==> flow/design.v <==
`timescale 1us / 1ns
module counter8(clk, rst, cnt);
input clk, rst;
output reg [7:0] cnt;
always @(posedge clk or posedge rst) begin
    if(rst) begin
        cnt <= 8'b0000_0000;
    end
    else cnt <= cnt + 1;
end
endmodule
module LED3_control(clk, rst, btn, led_signal_R, led_signal_G, led_signal_B);
input clk, rst;
input [7:0] btn;
wire [7:0] cnt;
reg [23:0] state;
output reg [3:0] led_signal_R;
output reg [3:0] led_signal_G;
output reg [3:0] led_signal_B;
parameter red    = {8'd255, 8'd0  , 8'd0  };
parameter orange = {8'd255, 8'd102, 8'd0  };
parameter yellow = {8'd255, 8'd255, 8'd0  };
parameter green  = {8'd0  , 8'd255, 8'd0  };
parameter blue   = {8'd0  , 8'd0  , 8'd255};
parameter indigo = {8'd0  , 8'd0  , 8'd128};
parameter purple = {8'd128, 8'd0  , 8'd128};
parameter white  = {8'd255, 8'd255, 8'd255};
counter8 c1(clk, rst, cnt);
always @(posedge clk or posedge rst) begin
    if(rst) state <= 24'd0;
    else begin
        case (btn)
            8'b00000001 : state <= red;
            8'b00000010 : state <= orange;
            8'b00000100 : state <= yellow;
            8'b00001000 : state <= green;
            8'b00010000 : state <= blue;
            8'b00100000 : state <= indigo;
            8'b01000000 : state <= purple;
            8'b10000000 : state <= white;
        endcase
    end
end
always @(posedge clk or posedge rst) begin
    if(rst) begin
        led_signal_R <= 4'b0000;
        led_signal_G <= 4'b0000;
        led_signal_B <= 4'b0000;
    end
    else begin
        if(cnt < state[23:16]) led_signal_R <= 4'b1111;
        else led_signal_R <= 4'b0000;
        if(cnt < state[15:8]) led_signal_G <= 4'b1111;
        else led_signal_G <= 4'b0000;
        if(cnt < state[7:0]) led_signal_B <= 4'b1111;
        else led_signal_B <= 4'b0000;
    end
end                        
endmodule
* From RTL to reports: LED3_control *
Tool output for the design above, in the order of the flow.
Line numbers count from 1 in the design file above.
Operators carry their Yosys type and port widths (W data, S select, Z words).
Cell names lack the library's common part.
A cell with n/a has no value.

inputs
  design top = LED3_control
  clock = clk
  cell library = sky130hd
  timing corner = tt_025C_1v80

* Elaborated design *
Counts by Yosys on the flattened word-level netlist (proc, flatten, opt, wreduce; memories kept). Register bits leave out memories and registers merged into their read ports (data or address). Print and check cells are left out. Cells with the same type and inputs are merged into one.

bit counts
  latch bits = 0
  clocked read ports x word width = 0
  elaborated cells = 22
  bits in read-only memories = 0
  memory bits (writable) = 0
  bits in registers = 44
  memories kept = 0
  bits of input ports = 10
  output and inout port bits = 12

operators by class
  divide/modulo/power cells = 0
  bitwise operators = 0
  equal/unequal tests = 8
  shift-type cells = 0
  reduce/logical cells = 1
  multiply operators = 0
  $add $sub $neg = 1
  order comparisons = 3
  multiplexer cells = 4

operators with widths
  kind                   count
  $pmux W24 S8           1
  $lt A8 B8 Y1           3
  $mux W4                3
  $add A8 B1 Y8 const B  1
  $eq A8 B1 Y1 const B   1
  $eq A8 B2 Y1 const B   1
  $eq A8 B3 Y1 const B   1
  $eq A8 B4 Y1 const B   1
  $eq A8 B5 Y1 const B   1
  $eq A8 B6 Y1 const B   1
  $eq A8 B7 Y1 const B   1
  $eq A8 B8 Y1 const B   1
  $reduce_bool A8 Y1     1

* Depth *
Yosys ltp: most cells in a row. Word level: on the elaborated netlist, between registers, memories and ports. Mapped: between sequential cells and ports; inverters and the memories' decode and read muxes count.

logic depth
  depth in word-level cells = 2
  ABC_AREA = 0
  depth in mapped cells = 6

* Mapped cells and area *
The flow's flattened synthesis, as Yosys stat reports it; memories are mapped. The netlist is that of the ABC_AREA named above (0 if unset); the other value can give another one.
Totals and module areas in this step are rounded.

synthesis totals
  buffers = 10
  cells in the netlist = 141
  mapped area = 1300 sq um
  mapped flip-flops = 17
  sequential part of the area = 430 sq um

cells by type
  cell      count
  dfrtp_1   17
  ha_1      22
  buf_4     10
  a21o_1    7
  xnor2_1   6
  nor2_1    12
  o21ai_0   7
  xor2_1    4
  inv_1     9
  a21oi_1   6
  a21boi_0  3
  nand3_1   4
  and3_1    3
  nand2_1   5
  a22o_1    2
  o31a_1    2
  nor3_1    3
  nor3b_1   2

Not listed: further types 13, cells in them 17.
By module: a second synthesis without flattening, with its own total; a netlist apart from the flattened one above.

unflattened totals
  cell total of the unflattened synthesis = 147
  area total of the unflattened synthesis = 1400 sq um

Each row is one instance without its submodules.

by module
  module        instances  area (sq um)  cells
  LED3_control  1          1100          122
  counter8      1          320           25

* Timing after synthesis *
Path of least setup slack by OpenSTA after synthesis, without wires, with an ideal clock, recovery checks aside; 20% of the period is set as input and as output delay. Where synthesis merged equal registers, the netlist keeps one of their names.

path post-synthesis
  path type = input -> register
  from = in btn[7]
  to = reg state[6]
  launch time at the first pin = 0.456 ns
  library setup time = 0.121 ns
  arrival time = 1.309 ns
  stages = 6
  external input delay = 0.456 ns
  clock period = 2.28 ns
  setup slack = 0.850 ns
  path delay = 0.974 ns
  data required time = 2.159 ns
  path buffers = 1
  period reached after synthesis = 1.43 ns

"path delay" = arrival - input delay + setup time.
"stages": output pins that drive a net of the path, with the launching flip-flop's if there is one; two outputs of one cell count as two.
"period reached after synthesis" = period - worst setup slack (recovery checks aside). The figure is calculated, with input and output delays left at 20% of the set period.
Between the ends stands the longest chain of elaborated cells between them, by number of cells; it is not shown to be the way that was timed. Of several equally long chains one is given.
Each line given opens the expression or statement behind the cell; cells for indexed reads and writes are added by Yosys, which also makes memories of some case tables.
A register here has more assigning lines than the two given.

between the ends, post-synthesis
  path through = buf_4 xor2_1 nand2_1 a21oi_1 a21oi_2 a22o_1
  cells in the longest elaborated chain = 2
  elaborated cells on any way between the ends = 10
  those cells by class = 8 x eq/ne; 1 x mux; 1 x reduce/logical

RTL lines, path post-synthesis
  what          RTL line  RTL
  from (decl)   14        input [7:0] btn;
  $eq A8 B8 Y1  32        case (btn)
  $pmux W24 S8  32
  to (assign)   33        8'b00000001 : state <= red;
  to (assign)   34        8'b00000010 : state <= orange;
  to (decl)     16        reg [23:0] state;

* Path in the finished layout *
Path of least setup slack in the final report of run 2 (OpenROAD, finished layout, wires in). Where an end is a register, its clock arrival counts in the times.

path after layout
  path type = register -> output
  from = reg led_signal_B[2]
  to = out led_signal_B[2]
  stages = 2
  launch time at the first pin = 0.29 ns
  setup slack = 0.14 ns
  data required time = 1.39 ns
  clock period = 1.74 ns
  arrival time = 1.25 ns
  path buffers = 1

A register here has more assigning lines than the two given.

between the ends, after layout
  path through = dfrtp_1 clkdlybuf4s50_1
  cells in the longest elaborated chain = 0
  elaborated cells on any way between the ends = 0

RTL lines, path after layout
  what           RTL line  RTL
  from (decl)    19        output reg [3:0] led_signal_B;
  from (assign)  48        led_signal_B <= 4'b0000;
  from (assign)  55        if(cnt < state[7:0]) led_signal_B <= 4'b1111;
  to (decl)      19

Subject: LED3_control on sky130hd, stored results

Hello all,

Stored flow runs of LED3_control (2 of them; Yosys, OpenROAD, sky130hd). They differ in their settings and are not a sequence. Constraints: input delay and output delay 20% of the set period each, output load 0.01 pF.
"clock period reached" means the clock period less the worst setup slack. The figure is calculated, with input and output delays left at 20% of the set period.
By "total power after layout" is meant OpenSTA's value without simulated activity: inputs other than the clock are taken to toggle once in ten clock periods, and the tool carries that through the logic.
The results are shown rounded.
Among the settings, -- means not set for that run.
Among the results, -- means that no value is shown for the run.

name                                     run 1  run 2
period_ns                                1.52   1.74
CORE_UTILIZATION                         58     42
PLACE_DENSITY_LB_ADDON                   0.29   0.27
CORE_ASPECT_RATIO                        0.63   --
CELL_PAD_IN_SITES_GLOBAL_PLACEMENT       2      --
ABC_AREA                                 0      --
CAP_MARGIN                               0      20
SLEW_MARGIN                              20     35
CORE_MARGIN                              2      2
TNS_END_PERCENT                          --     25
GPL_ROUTABILITY_DRIVEN                   --     1
CTS_CLUSTER_DIAMETER                     --     225
MAX_ROUTING_LAYER                        --     met5
utilization of the finished layout (%)   --     55
clock period reached (ns)                --     1.600
sum of negative setup slack (ns)         --     0.000
standard-cell area after layout (sq um)  --     1700
die area (sq um)                         --     3600
total power after layout (µW)            --     1500
lowest setup slack (ns)                  --     0.14
synthesized cell area (sq um)            --     1300

Run 1: unfinished; error FLW-0024 in placement

Thanks
